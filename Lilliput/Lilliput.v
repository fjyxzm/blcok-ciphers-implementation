==> flow/design.v <==
`timescale   1ns/1ns
module lilliput(result,state,Key,clk);    
input clk;
input  [63:0]state;
input  [79:0]Key;
output [63:0]result;
reg  ready;
reg  [4:0] cnt;
reg  [63:0] res;
reg  [79:0] k;
wire [63:0] temp;
wire [79:0] out_keys;
 initial  begin
         ready  <=1;
         cnt    <=5'b11111;
    end
     assign  result={
		res[31:28],
		res[3:0],
		res[27:24],
		res[11:8],
		res[7:4],
		res[15:12],
		res[23:20],
		res[19:16],
		res[63:60],
		res[51:48],
		res[47:44],
		res[43:40],
		res[35:32],
		res[59:56],
		res[39:36],
		res[55:52]
	};
    always @(posedge  clk)  begin    
        cnt    <= (cnt^29)? cnt+1: cnt;
        res    <= ready ? ( (cnt^5'b11111) ?temp:state ) :res;
        k      <= ready ? ( (cnt^5'b11111) ?out_keys:Key) :k;
        ready  <= (cnt^29)? 1:0;
    end
    encryption en_round(temp,out_keys,cnt,k,res);
endmodule
module encryption(result,out_key,count,Key,state);
input  [63:0]state;
input  [79:0]Key;
input  [4:0]count;
output [63:0]result;
output [79:0]out_key;
wire   [31:0]Z;
wire   [31:0]roundkeys; 
wire [63:0]temp1;
wire [31:0]temp;
reg    [3:0] sbox[0:15];
initial begin 
 sbox[0]=4;    sbox[1]=8;   sbox[2]=7;   sbox[3]=1;
 sbox[4]=9;    sbox[5]=3;   sbox[6]=2;   sbox[7]=14;
 sbox[8]=0;    sbox[9]=11;  sbox[10]=6;  sbox[11]=15;
 sbox[12]=10;  sbox[13]=5;  sbox[14]=13; sbox[15]=12;
end 
assign Z={ 
Key[75:72],Key[67:64],Key[55:52],Key[43:40],
Key[39:36],Key[27:24],Key[15:12],Key[7:4]};
assign temp={
sbox[{Z[7],Z[15],Z[23],Z[31]}],sbox[{Z[6],Z[14],Z[22],Z[30]}],sbox[{Z[5],Z[13],Z[21],Z[29]}],sbox[{Z[4],Z[12],Z[20],Z[28]}],
sbox[{Z[3],Z[11],Z[19],Z[27]}],sbox[{Z[2],Z[10],Z[18],Z[26]}],sbox[{Z[1],Z[9],Z[17],Z[25]}],sbox[{Z[0],Z[8],Z[16],Z[24]}]           
};                 
assign roundkeys={temp[31:27]^count[4:0],temp[26:0]};         
assign temp1 ={
state[63:60]^sbox[state[3:0]^roundkeys[31:28]],  
state[59:56]^sbox[(state[7:4]^roundkeys[27:24])],  
state[55:52]^sbox[(state[11:8]^roundkeys[23:20])],  
state[51:48]^sbox[(state[15:12]^roundkeys[19:16])],  
state[47:44]^sbox[(state[19:16]^roundkeys[15:12])],  
state[43:40]^sbox[(state[23:20]^roundkeys[11:8])],  
state[39:36]^sbox[(state[27:24]^roundkeys[7:4])],  
state[35:32]^sbox[state[31:28]^roundkeys[3:0]],  
state[31:28],    
state[27:24],    
state[23:20],    
state[19:16],    
state[15:12],    
state[11:8],    
state[7:4],     
state[3:0]     
};       
assign result={
temp1[31:28],    
temp1[11:8],     
temp1[3:0],     
temp1[27:24],    
temp1[23:20],  
temp1[19:16],    
temp1[7:4],   
temp1[15:12],   
temp1[63:60]^temp1[31:28]^temp1[27:24]^temp1[23:20]^temp1[19:16]^temp1[15:12]^temp1[11:8]^temp1[7:4],  
temp1[55:52]^temp1[31:28],   
temp1[39:36]^temp1[31:28],  
temp1[35:32],   
temp1[43:40]^temp1[31:28],    
temp1[51:48]^temp1[31:28],    
temp1[47:44]^temp1[31:28],    
temp1[59:56]^temp1[31:28]    
};          
assign out_key={
Key[75:72],Key[71:68],{Key[70:68],Key[71]}^Key[67:64]^{Key[60],1'b0,1'b0,1'b0},Key[63:60],Key[79:76],
{1'b0,1'b0,1'b0,Key[51]}^Key[55:52],Key[51:48],{Key[48],Key[51:49]}^Key[47:44],Key[43:40],Key[59:56],
Key[35:32],Key[31:28],{Key[28],1'b0,1'b0,1'b0}^Key[27:24],Key[23:20],{Key[34:32],Key[35]}^Key[39:36],
Key[15:12],Key[11:  8],{1'b0,1'b0,1'b0,Key[11]}^Key[ 7:  4],{Key[16],Key[19:17]}^Key[ 7:  4],Key[19:16]
};
endmodule
# --- From RTL to reports: lilliput ---
# The steps from the RTL of lilliput to its reports follow in flow order.
# Lines are those of the file above, counted from 1.
# Operators: Yosys type, input widths -> output width; for muxes data width and select width s.
# Library cell names are shortened.
design:
  top_module: "lilliput"
  clock_port: "clk"
  library: "sky130hd"
  lib_corner: "tt_025C_1v80"

# --- Elaborated design ---
# Yosys after proc, flatten, opt, wreduce and memory -nomap, before mapping. Print and check cells are not counted. Equal cells are merged and count once.
# Memory sizes are those after Yosys's memory passes, which may raise the word count (mostly to a power of two), join words into wider ones and drop unused or constant bits.
bits:
  ff_bits: 150
  mem_bits_ro: 64
  clocked_rd_ports_x_width: 32
  n_memories: 1
  in_bits: 145
  out_inout_bits: 64
classes:
  addsub: 1
  mux: 11
  logic: 40
  reduce_logical: 2
memory_table:
  columns: ["name", "words", "word_bits", "rd", "wr", "line_no", "text"]
  rows:
  - ["en_round.sbox", 16, 4, 16, 0, 53, "reg    [3:0] sbox[0:15];"]
ops:
  columns: ["cell", "count"]
  rows:
  - ["$xor 4x4->4", 35]
  - ["$mux 80", 1]
  - ["$mux 64", 1]
  - ["$reduce_bool 32->1", 1]
  - ["$mux 4", 8]
  - ["$xor 1x4->4", 2]
  - ["$add 5x1->5 const B", 1]
  - ["$xor 5x5->5", 1]
  - ["$not 5->5", 1]
  - ["$reduce_bool 5->1", 1]
  - ["$not 4->4", 1]
  - ["$mux 1", 1]

# --- Depth ---
# Yosys ltp: most cells in a row. Word level: on the elaborated netlist, between registers, memories and ports. Mapped: between sequential cells and ports; inverters and the memories' decode and read muxes count.
depth:
  depth_word: 9
  ABC_AREA: 0
  mapped_depth: 13
  mapped_depth_nobuf: 11

# --- Mapped cells and area ---
# Source: synth_stat.txt of the flow (Yosys; design flattened, memories mapped). It holds for the ABC_AREA given above (unset counts as 0); a run with the other value may have another netlist.
# The area totals of this step are shown rounded.
by_type:
  columns: ["cell", "count"]
  rows:
  - ["edfxtp_1", 145]
  - ["mux2_2", 108]
  - ["ha_1", 91]
  - ["xnor2_1", 104]
  - ["mux2i_1", 74]
  - ["dfxtp_1", 33]
  - ["mux4_2", 18]
  - ["xor2_1", 38]
  - ["o21ai_0", 48]
  - ["nand2_1", 61]
  - ["inv_1", 60]
  - ["buf_2", 23]
  - ["o21ai_1", 17]
  - ["nor2_1", 22]
  - ["xnor2_2", 5]
  - ["xor2_2", 5]
  - ["a21oi_1", 14]
  - ["a211oi_1", 9]
# Not listed: further types 19, cells in them 54.
mapped:
  mapped_cells: 929
  synth_area_um2: 11500
  flip_flops: 178
  buf_cells: 35
# The figures by module come from a second, unflattened synthesis with its own total; it is not the netlist above.
hier_totals:
  cells_unflattened: 942
  area_unflattened_um2: 11900
# Each row is one instance without its submodules.
by_module:
  columns: ["mod", "instances", "cells", "mod_area_um2", "seq_area_um2"]
  rows:
  - ["lilliput", 1, 321, 6560, 4490]
  - ["encryption", 1, 621, 5320, 0.0]

# --- Worst setup path after synthesis ---
# Source: OpenSTA report_checks on the synthesized netlist (no wires, ideal clock, input and output delay 20% of the period each), path of least setup slack; recovery checks are left aside. Register names are those of the netlist, which keeps one name where synthesis merged equal registers.
synth_path:
  kind: "reg2reg"
  startpoint: "register ready"
  endpoint: "register (no name shown)"
  tclk_ns: 7.56
  setup_ns: 0.058
  launch_ns: 0.000
  arrival_ns: 5.578
  setup_slack_ns: 1.925
  delay_ns: 5.636
  driving_pins: 7
  path_buffers: 2
  period_less_setup_slack_ns: 5.635
# "delay_ns" = arrival - input delay + setup time.
# "driving_pins": output pins that drive a net of the path, with the launching flip-flop's if there is one; two outputs of one cell count as two.
# "period_less_setup_slack_ns" = period - worst setup slack (recovery checks aside). The figure is calculated, with input and output delays left at 20% of the set period.
# The rows between start and end are the longest chain of elaborated cells between them; the timing report does not say that the signal goes this way. Where chains are equally long, one stands for them.
# Each line given opens the expression or statement behind the cell; cells for indexed reads and writes are added by Yosys, which also makes memories of some case tables.
synth_via:
  cell_sequence: "dfxtp_1 -> buf_2 -> buf_2 -> mux2i_1 -> ha_1 -> mux4_2 -> inv_1"
  elab_chain_cells: 1
  cells_between: 1
  classes_between: "mux: 1"
synth_rtl:
  columns: ["element", "line_no", "text"]
  rows:
  - ["start: declaration", 7, "reg  ready;"]
  - ["start: assignment", 39, "ready  <= (cnt^29)? 1:0;"]
  - ["$mux 4", null, null]

# --- Worst path after layout ---
# From the final timing report of record 1: the path of least setup slack in the routed layout; clock arrival at registers is part of the times.
layout_path:
  kind: "reg2reg"
  startpoint: "register cnt[0]"
  endpoint: "register (no name shown)"
  tclk_ns: 4.02
  setup_ns: 0.12
  launch_ns: 0.43
  arrival_ns: 3.83
  setup_slack_ns: 0.51
  driving_pins: 10
  path_buffers: 0
# The rows between start and end are the longest chain of elaborated cells between them; the timing report does not say that the signal goes this way. Where chains are equally long, one stands for them.
layout_via:
  cell_sequence: "edfxtp_1 -> ha_1 -> and3_1 -> ha_4 -> mux2_2 -> mux2i_1 -> inv_1 -> ha_1 -> o311ai_1 -> o21ai_1"
  elab_chain_cells: 4
  cells_between: 4
  classes_between: "mux: 2; logic: 1; reduce/logical: 1"
layout_rtl:
  columns: ["element", "line_no", "text"]
  rows:
  - ["start: declaration", 8, "reg  [4:0] cnt;"]
  - ["start: assignment", 36, "cnt    <= (cnt^29)? cnt+1: cnt;"]
  - ["$not 5->5", null, null]
  - ["$reduce_bool 5->1", 38, "k      <= ready ? ( (cnt^5'b11111) ?out_keys:Key) :k;"]
  - ["$mux 80", 38, null]
  - ["$mux 4", null, null]

Memo
Re: implementation data of lilliput

Measured results for lilliput: 2 stored runs of the Yosys and OpenROAD flow on sky130hd. The settings differ; the order carries no meaning. The constraints put input and output delay at 20% of the set period each and load the outputs with 0.01 pF.
"worst_setup_path_time_ns" means the part of the period allowed to the worst setup path (the constraints hold back 20% at inputs and 20% at outputs) less its slack; where the path has registers, the arrival times of their clocks count too.
By "power.total_uw" is meant OpenSTA's value without simulated activity: inputs other than the clock are taken to toggle once in ten clock periods, and the tool carries that through the logic.
Measured values are rounded.

--- record 1 ---
==> flow/run.sh <==
#!/bin/bash
# the make line also repeats the synthesis and layout settings of config.mk as NAME=value (left out here)
make -C /OpenROAD-flow-scripts/flow DESIGN_CONFIG=/design/flow/config.mk WORK_HOME=/design/flow/orfs CLKGATE_MAP_FILE= finish
==> flow/config.mk <==
export PLATFORM = sky130hd
export DESIGN_NAME = lilliput
export DESIGN_NICKNAME = lilliput
export VERILOG_FILES = /design/flow/design.v
export SDC_FILE = /design/flow/constraint.sdc
export NUM_CORES = 4
export LEC_CHECK = 0
export CAP_MARGIN = 25
export CORE_ASPECT_RATIO = 0.67
export CORE_MARGIN = 2
export CORE_UTILIZATION = 65
export GPL_ROUTABILITY_DRIVEN = 1
export PLACE_DENSITY = 0.59
export SETUP_SLACK_MARGIN = 0.17
export SLEW_MARGIN = 20
export TNS_END_PERCENT = 85
==> flow/constraint.sdc <==
create_clock -name core_clock -period 4.02 [get_ports {clk}]
set_input_delay 0.8040 -clock core_clock [delete_from_list [all_inputs] [get_ports {clk}]]
set_output_delay 0.8040 -clock core_clock [all_outputs]
set_load 0.01 [all_outputs]

==> results, as YAML <==
results:
  finish.utilization_pct: 83.7
  die_um2: 18800
  post_synth_area_um2: 11500
  worst_setup_path_time_ns: 3.51
  worstPathKind: "reg2reg"
  power.total_uw: 3670
  setup_tns_ns: 0.000
  hold_ws_ns: 0.551
  ws_setup_ns: 0.509

--- record 2 ---
==> flow/run.sh <==
#!/bin/bash
# the make line also repeats the synthesis and layout settings of config.mk as NAME=value (left out here)
make -C /OpenROAD-flow-scripts/flow DESIGN_CONFIG=/design/flow/config.mk WORK_HOME=/design/flow/orfs CLKGATE_MAP_FILE= finish
==> flow/config.mk <==
export PLATFORM = sky130hd
export DESIGN_NAME = lilliput
export DESIGN_NICKNAME = lilliput
export VERILOG_FILES = /design/flow/design.v
export SDC_FILE = /design/flow/constraint.sdc
export NUM_CORES = 4
export LEC_CHECK = 0
export CAP_MARGIN = 20
export CORE_MARGIN = 2
export CORE_UTILIZATION = 40
export SETUP_SLACK_MARGIN = 1.71
export SLEW_MARGIN = 20
==> flow/constraint.sdc <==
create_clock -name core_clock -period 6.37 [get_ports {clk}]
set_input_delay 1.2740 -clock core_clock [delete_from_list [all_inputs] [get_ports {clk}]]
set_output_delay 1.2740 -clock core_clock [all_outputs]
set_load 0.01 [all_outputs]

==> results, as YAML <==
results:
  finish.utilization_pct: 51.8
  die_um2: 30100
  post_synth_area_um2: 11500
  worst_setup_path_time_ns: 3.94
  worstPathKind: "reg2reg"
  power.total_uw: 2420
  setup_tns_ns: 0.000
  hold_ws_ns: 0.553
  ws_setup_ns: 2.43
